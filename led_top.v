==> flow/design.v <==
module debouncer_edge_det #(
    parameter CLK_HZ = 125_000_000,
    parameter DEBOUNCE_MS = 10
)(
    input  wire clk,
    input  wire rst,
    input  wire btn_in,      
    output reg  btn_pulse    
);
    localparam integer THRESHOLD = (CLK_HZ / 1000) * DEBOUNCE_MS;
    reg [20:0] count;        
    reg btn_sync_0, btn_sync_1;  
    reg btn_stable;          
    reg btn_stable_prev;     
    always @(posedge clk or posedge rst) begin
        if (rst) begin
            btn_sync_0 <= 0;
            btn_sync_1 <= 0;
        end else begin
            btn_sync_0 <= btn_in;
            btn_sync_1 <= btn_sync_0;
        end
    end
    always @(posedge clk or posedge rst) begin
        if (rst) begin
            count <= 0;
            btn_stable <= 0;
        end else begin
            if (btn_sync_1 != btn_stable) begin
                if (count >= THRESHOLD) begin
                    btn_stable <= btn_sync_1;
                    count <= 0;
                end else begin
                    count <= count + 1;
                end
            end else begin
                count <= 0;
            end
        end
    end
    always @(posedge clk or posedge rst) begin
        if (rst) begin
            btn_stable_prev <= 0;
            btn_pulse <= 0;
        end else begin
            btn_stable_prev <= btn_stable;
            btn_pulse <= btn_stable && !btn_stable_prev;
        end
    end
endmodule
module lab1_top (
    input  wire        clk,       
    input  wire        rst_n,     
    input  wire        btn0,      
    input  wire        btn1,      
    output reg  [3:0]  leds       
);
    localparam [2:0] S0 = 3'b000;   
    localparam [2:0] S1 = 3'b001;   
    localparam [2:0] S2 = 3'b010;   
    localparam [2:0] S3 = 3'b011;   
    localparam [2:0] S4 = 3'b100;   
    localparam [2:0] S5 = 3'b101;   
    reg [2:0] current_state;
    reg [2:0] next_state;
    wire btn0_pulse;
    wire btn1_pulse;
    reg mode_a;               
    reg speed_fast;           
    reg [28:0] tick_counter;  
    wire tick;                
    localparam ONE_SECOND = 125_000 - 1;
    localparam THREE_SECOND = 375_000 - 1;
    debouncer_edge_det #(
        .CLK_HZ(125_000_000),
        .DEBOUNCE_MS(10)
    ) btn0_inst (
        .clk(clk),
        .rst(!rst_n),
        .btn_in(btn0),
        .btn_pulse(btn0_pulse)
    );
    debouncer_edge_det #(
        .CLK_HZ(125_000_000),
        .DEBOUNCE_MS(10)
    ) btn1_inst (
        .clk(clk),
        .rst(!rst_n),
        .btn_in(btn1),
        .btn_pulse(btn1_pulse)
    );
    assign tick = (speed_fast) ? (tick_counter == ONE_SECOND) : (tick_counter == THREE_SECOND);
    always @(posedge clk or negedge rst_n) begin
        if (!rst_n) begin
            tick_counter <= 0;
        end else begin
            if (tick) begin
                tick_counter <= 0;
            end else begin
                tick_counter <= tick_counter + 1;
            end
        end
    end
    always @(posedge clk or negedge rst_n) begin
        if (!rst_n) begin
            mode_a <= 1'b1;   
        end else if (btn0_pulse) begin
            mode_a <= ~mode_a;   
        end
    end
    always @(posedge clk or negedge rst_n) begin
        if (!rst_n) begin
            speed_fast <= 1'b1;   
        end else if (btn1_pulse) begin
            speed_fast <= ~speed_fast;   
        end
    end
    always @(posedge clk or negedge rst_n) begin
        if (!rst_n) begin
            current_state <= S0;
        end else if (btn0_pulse) begin
            current_state <= S0;
        end else if (tick) begin
            current_state <= next_state;
        end
    end
    always @(*) begin
        if (mode_a) begin
            case (current_state)
                S0: next_state = S1;
                S1: next_state = S2;
                S2: next_state = S3;
                S3: next_state = S4;
                S4: next_state = S5;
                S5: next_state = S0;
                default: next_state = S0;
            endcase
        end else begin
            case (current_state)
                S0: next_state = S1;
                S1: next_state = S2;
                S2: next_state = S3;
                S3: next_state = S0;
                default: next_state = S0;
            endcase
        end
    end
    always @(*) begin
        case (current_state)
            S0: leds = 4'b0001;   
            S1: leds = 4'b0010;   
            S2: leds = 4'b0100;   
            S3: leds = 4'b1000;   
            S4: leds = 4'b0100;   
            S5: leds = 4'b0010;   
            default: leds = 4'b0000;
        endcase
    end
endmodule
Tool chain data of lab1_top
What the tools print for lab1_top, step after step.
Lines are those of the file above, counted from 1.
Operators carry their Yosys type and port widths (W data, S select, Z words).
Cell names lack the library's common part.
{"block": "design", "top": "lab1_top", "clock": "clk", "lib": "sky130hd", "pvt_corner": "tt_025C_1v80"}

Word-level counts
Counts by Yosys on the flattened word-level netlist (proc, flatten, opt, wreduce; memories kept). Register bits leave out memories and registers merged into their read ports (data or address). Print and check cells are left out. Cells with the same type and inputs are merged into one.
{"block": "classes", "add_sub_neg": 3, "cmp": 2, "equal": 9, "mux": 12, "logic": 2, "reduce_and_logical": 10}
{"block": "op_table", "operator": "$mux W21", "count": 4}
{"block": "op_table", "operator": "$add A21 B1 Y21 const B", "count": 2}
{"block": "op_table", "operator": "$ge A21 B21 Y1 const B", "count": 2}
{"block": "op_table", "operator": "$add A29 B1 Y29 const B", "count": 1}
{"block": "op_table", "operator": "$eq A29 B17 Y1 const B", "count": 1}
{"block": "op_table", "operator": "$eq A29 B19 Y1 const B", "count": 1}
{"block": "op_table", "operator": "$mux W29", "count": 1}
{"block": "op_table", "operator": "$pmux W4 S4", "count": 1}
{"block": "op_table", "operator": "$pmux W3 S5", "count": 1}
{"block": "op_table", "operator": "$mux W3", "count": 3}
{"block": "op_table", "operator": "$eq A3 B2 Y1 const B", "count": 2}
{"block": "op_table", "operator": "$eq A3 B3 Y1 const B", "count": 2}
{"block": "op_table", "operator": "$pmux W2 S3", "count": 1}
{"block": "op_table", "operator": "$reduce_and A2 Y1", "count": 2}
{"block": "op_table", "operator": "$reduce_or A2 Y1", "count": 2}
{"block": "op_table", "operator": "$eq A3 B1 Y1 const B", "count": 1}
{"block": "op_table", "operator": "$logic_not A3 Y1", "count": 1}
{"block": "op_table", "operator": "$ne A1 B1 Y1", "count": 2}
{"block": "op_table", "operator": "$logic_and A1 B1 Y1", "count": 2}
{"block": "op_table", "operator": "$not A1 Y1", "count": 2}
{"block": "op_table", "operator": "$logic_not A1 Y1", "count": 2}
{"block": "op_table", "operator": "$reduce_bool A2 Y1", "count": 1}
{"block": "op_table", "operator": "$mux W1", "count": 1}
{"block": "bits", "ff_bits": 86, "inputBits": 4, "out_inout_bits": 4, "wordCells": 54}

Depth
Longest topological path by Yosys (ltp), each cell counted once; first at word level (registers and memories cut), then after technology mapping (sequential cells cut; the memories' decode and read muxes count).
{"block": "logic_depth", "ltp_word": 5, "abc_area": 0, "depth_mapped": 6, "ltp_nobuf": 5}

Synthesis result
Source: synth_stat.txt of the flow (Yosys; design flattened, memories mapped). It holds for the ABC_AREA given above (unset counts as 0); a run with the other value may have another netlist.
{"block": "by_type", "cell": "dfrtp_1", "count": 86}
{"block": "by_type", "cell": "xnor2_1", "count": 26}
{"block": "by_type", "cell": "xor2_1", "count": 24}
{"block": "by_type", "cell": "nor3_1", "count": 34}
{"block": "by_type", "cell": "nand3_1", "count": 27}
{"block": "by_type", "cell": "nand4_1", "count": 19}
{"block": "by_type", "cell": "nand2_1", "count": 25}
{"block": "by_type", "cell": "or3_1", "count": 14}
{"block": "by_type", "cell": "a211oi_1", "count": 11}
{"block": "by_type", "cell": "o21ai_0", "count": 16}
{"block": "by_type", "cell": "and4_1", "count": 9}
{"block": "by_type", "cell": "dfstp_2", "count": 3}
{"block": "by_type", "cell": "nor2_1", "count": 20}
{"block": "by_type", "cell": "mux2i_1", "count": 7}
{"block": "by_type", "cell": "nor4_1", "count": 11}
{"block": "by_type", "cell": "ha_1", "count": 5}
{"block": "by_type", "cell": "inv_1", "count": 14}
{"block": "by_type", "cell": "clkbuf_1", "count": 12}
Not listed: further types 36, cells in them 76.
{"block": "mapped", "cells": 439, "synth_area_um2": 4520.6, "flip_flops": 89}
By module: a second synthesis without flattening, with its own total; a netlist apart from the flattened one above.
{"block": "unflattened", "hier_cells": 433, "area_unflattened_um2": 4509.3}
Each row is one instance without its submodules.
{"block": "by_module", "module": "debouncer_edge_det", "n_inst": 2, "n_cells": 128, "area_um2": 1333.8}
{"block": "by_module", "module": "lab1_top", "n_inst": 1, "n_cells": 177, "area_um2": 1841.8}

Worst setup path after synthesis
OpenSTA on the mapped netlist: ideal clock, no wires. The path of least setup slack (recovery checks aside). Input and output delay are each 20% of the period. Register names are those of the netlist, which keeps one name where synthesis merged equal registers.
{"block": "synth_path", "path_type": "reg-to-reg", "from": "register btn0_inst.count[0]", "to": "register btn0_inst.count[16]", "tclk_ps": 3960, "setup_time_ps": 87, "arrival_time_ps": 1758, "required_ps": 3873, "setup_slack_ps": 2115, "delay_ps": 1845, "stages": 6, "n_path_buf": 0, "period_less_setup_slack_ps": 1845}
"delay_ps" = arrival - input delay + setup time.
"stages" counts driving pins, that of a launching flip-flop among them; a cell with two outputs on the path counts twice.
"period_less_setup_slack_ps" = period - worst setup slack (recovery checks aside). The figure is calculated, with input and output delays left at 20% of the set period.
The rows between start and end are the longest chain of elaborated cells between them; the timing report does not say that the signal goes this way. Where chains are equally long, one stands for them.
Each line given opens the expression or statement behind the cell; cells for indexed reads and writes are added by Yosys, which also makes memories of some case tables.
At most two assigning lines are given for a register; there are more.
{"block": "synth_between", "cell_sequence": "dfrtp_1 ha_1 nand4_4 or4_4 or3_1 a211oi_2", "elab_chain_len": 3, "cone_cells": 4, "lines_between": 3}
{"block": "synth_lines", "element": "from (decl)", "line": 11, "rtl": "reg [20:0] count;"}
{"block": "synth_lines", "element": "from (assign)", "line": 26, "rtl": "count <= 0;"}
{"block": "synth_lines", "element": "from (assign)", "line": 34, "rtl": "count <= count + 1;"}
{"block": "synth_lines", "element": "$add A21 B1 Y21", "line": 34}
{"block": "synth_lines", "element": "$mux W21", "line": 30, "rtl": "if (count >= THRESHOLD) begin"}
{"block": "synth_lines", "element": "$mux W21", "line": 29, "rtl": "if (btn_sync_1 != btn_stable) begin"}
{"block": "synth_lines", "element": "to (assign)", "line": 26}
{"block": "synth_lines", "element": "to (assign)", "line": 34}
{"block": "synth_lines", "element": "to (decl)", "line": 11}

Worst path after layout
Path of least setup slack in the final report of job 1 (OpenROAD, finished layout, wires in). Where an end is a register, its clock arrival counts in the times.
The report prints the path's times to 10 ps; the period is as set.
{"block": "layout_path", "path_type": "reg-to-reg", "from": "register tick_counter[11]", "to": "register current_state", "tclk_ps": 1810, "setup_time_ps": 80, "arrival_time_ps": 2100, "required_ps": 2080, "setup_slack_ps": -20, "stages": 7, "n_path_buf": 2}
Where an end lacks its bit number, it is one bit of the signal, or one of the new flip-flops if synthesis recoded a state register.
The rows between start and end are the longest chain of elaborated cells between them; the timing report does not say that the signal goes this way. Where chains are equally long, one stands for them.
At most two assigning lines are given for a register; there are more.
{"block": "layout_between", "cell_sequence": "dfrtp_1 nor4b_1 nand4_1 nor4_4 buf_6 buf_6 mux2i_1", "elab_chain_len": 4, "cone_cells": 6, "lines_between": 3}
{"block": "layout_lines", "element": "from (decl)", "line": 70, "rtl": "reg [28:0] tick_counter;"}
{"block": "layout_lines", "element": "from (assign)", "line": 95, "rtl": "tick_counter <= 0;"}
{"block": "layout_lines", "element": "from (assign)", "line": 100, "rtl": "tick_counter <= tick_counter + 1;"}
{"block": "layout_lines", "element": "$eq A29 B19 Y1", "line": 92, "rtl": "assign tick = (speed_fast) ? (tick_counter == ONE_SECOND) : (tick_counter == THREE_SECOND);"}
{"block": "layout_lines", "element": "$mux W1", "line": 92}
{"block": "layout_lines", "element": "$mux W3", "line": 123, "rtl": "end else if (tick) begin"}
{"block": "layout_lines", "element": "$mux W3", "line": 121, "rtl": "end else if (btn0_pulse) begin"}
{"block": "layout_lines", "element": "to (assign)", "line": 120, "rtl": "current_state <= S0;"}
{"block": "layout_lines", "element": "to (assign)", "line": 124, "rtl": "current_state <= next_state;"}
{"block": "layout_lines", "element": "to (decl)", "line": 64, "rtl": "reg [2:0] current_state;"}

Subject: flow runs of lab1_top

Hi,

Top module lab1_top; platform sky130hd; tools Yosys and OpenROAD; 2 stored runs in no particular order. Input and output delays are each 20% of the period that was set; the output load is 0.01 pF.
"period_reached_ps": clock period set for the run, less the worst setup slack. It is reckoned from that one timing run; input and output delays stay at 20% of the period that was set.
"worst_path_allowed_less_slack_ps" is the time allowed to the run's worst setup path (the clock period less input and output delay, where it has them) less its slack. Clock arrival times count: a late capture clock shortens it, a late launch clock lengthens it.
"totalPower_uw": no workload was simulated; the value follows from the tool's default switching activity.
"worst_path_allowed_less_slack_ps" is given in steps of 10 ps.

{"run": "job 1", "settings": { "period_ns": 1.81, "CORE_UTILIZATION": 28, "SETUP_SLACK_MARGIN": 0.15, "PLACE_DENSITY_LB_ADDON": 0.2, "CORE_ASPECT_RATIO": 1.07, "CELL_PAD_IN_SITES_DETAIL_PLACEMENT": 1, "TNS_END_PERCENT": 15, "GPL_TIMING_DRIVEN": 0, "CTS_CLUSTER_SIZE": 63, "MIN_ROUTING_LAYER": "met1", "CAP_MARGIN": 20, "CORE_MARGIN": 2, "SLEW_MARGIN": 20 }, "results": { "period_reached_ps": 1830, "totalPower_uw": 3885, "setup_tns_ps": -54, "worst_path_allowed_less_slack_ps": 1830, "critical_path_type": "reg-to-reg", "worstSetupSlack_ps": -20, "synthesis_area_um2": 4520.6, "final_util_pct": 36.8, "design.die.area_um2": 17177.9 }}
{"run": "job 2", "settings": { "period_ns": 2.56, "CORE_UTILIZATION": 36, "SETUP_SLACK_MARGIN": 0.42, "PLACE_DENSITY": 0.56, "HOLD_SLACK_MARGIN": -0.03, "CORE_ASPECT_RATIO": 0.5, "CELL_PAD_IN_SITES_GLOBAL_PLACEMENT": 0, "CTS_CLUSTER_SIZE": 18, "CAP_MARGIN": 15, "CORE_MARGIN": 2, "SLEW_MARGIN": 20 }, "results": { "synthesis_area_um2": 4520.6, "worst_path_allowed_less_slack_ps": 1530, "critical_path_type": "reg-to-output", "final_util_pct": 43.1, "setup_tns_ps": 0, "design.die.area_um2": 13524.4, "period_reached_ps": 2039, "totalPower_uw": 3036, "worstSetupSlack_ps": 521 }}

Regards
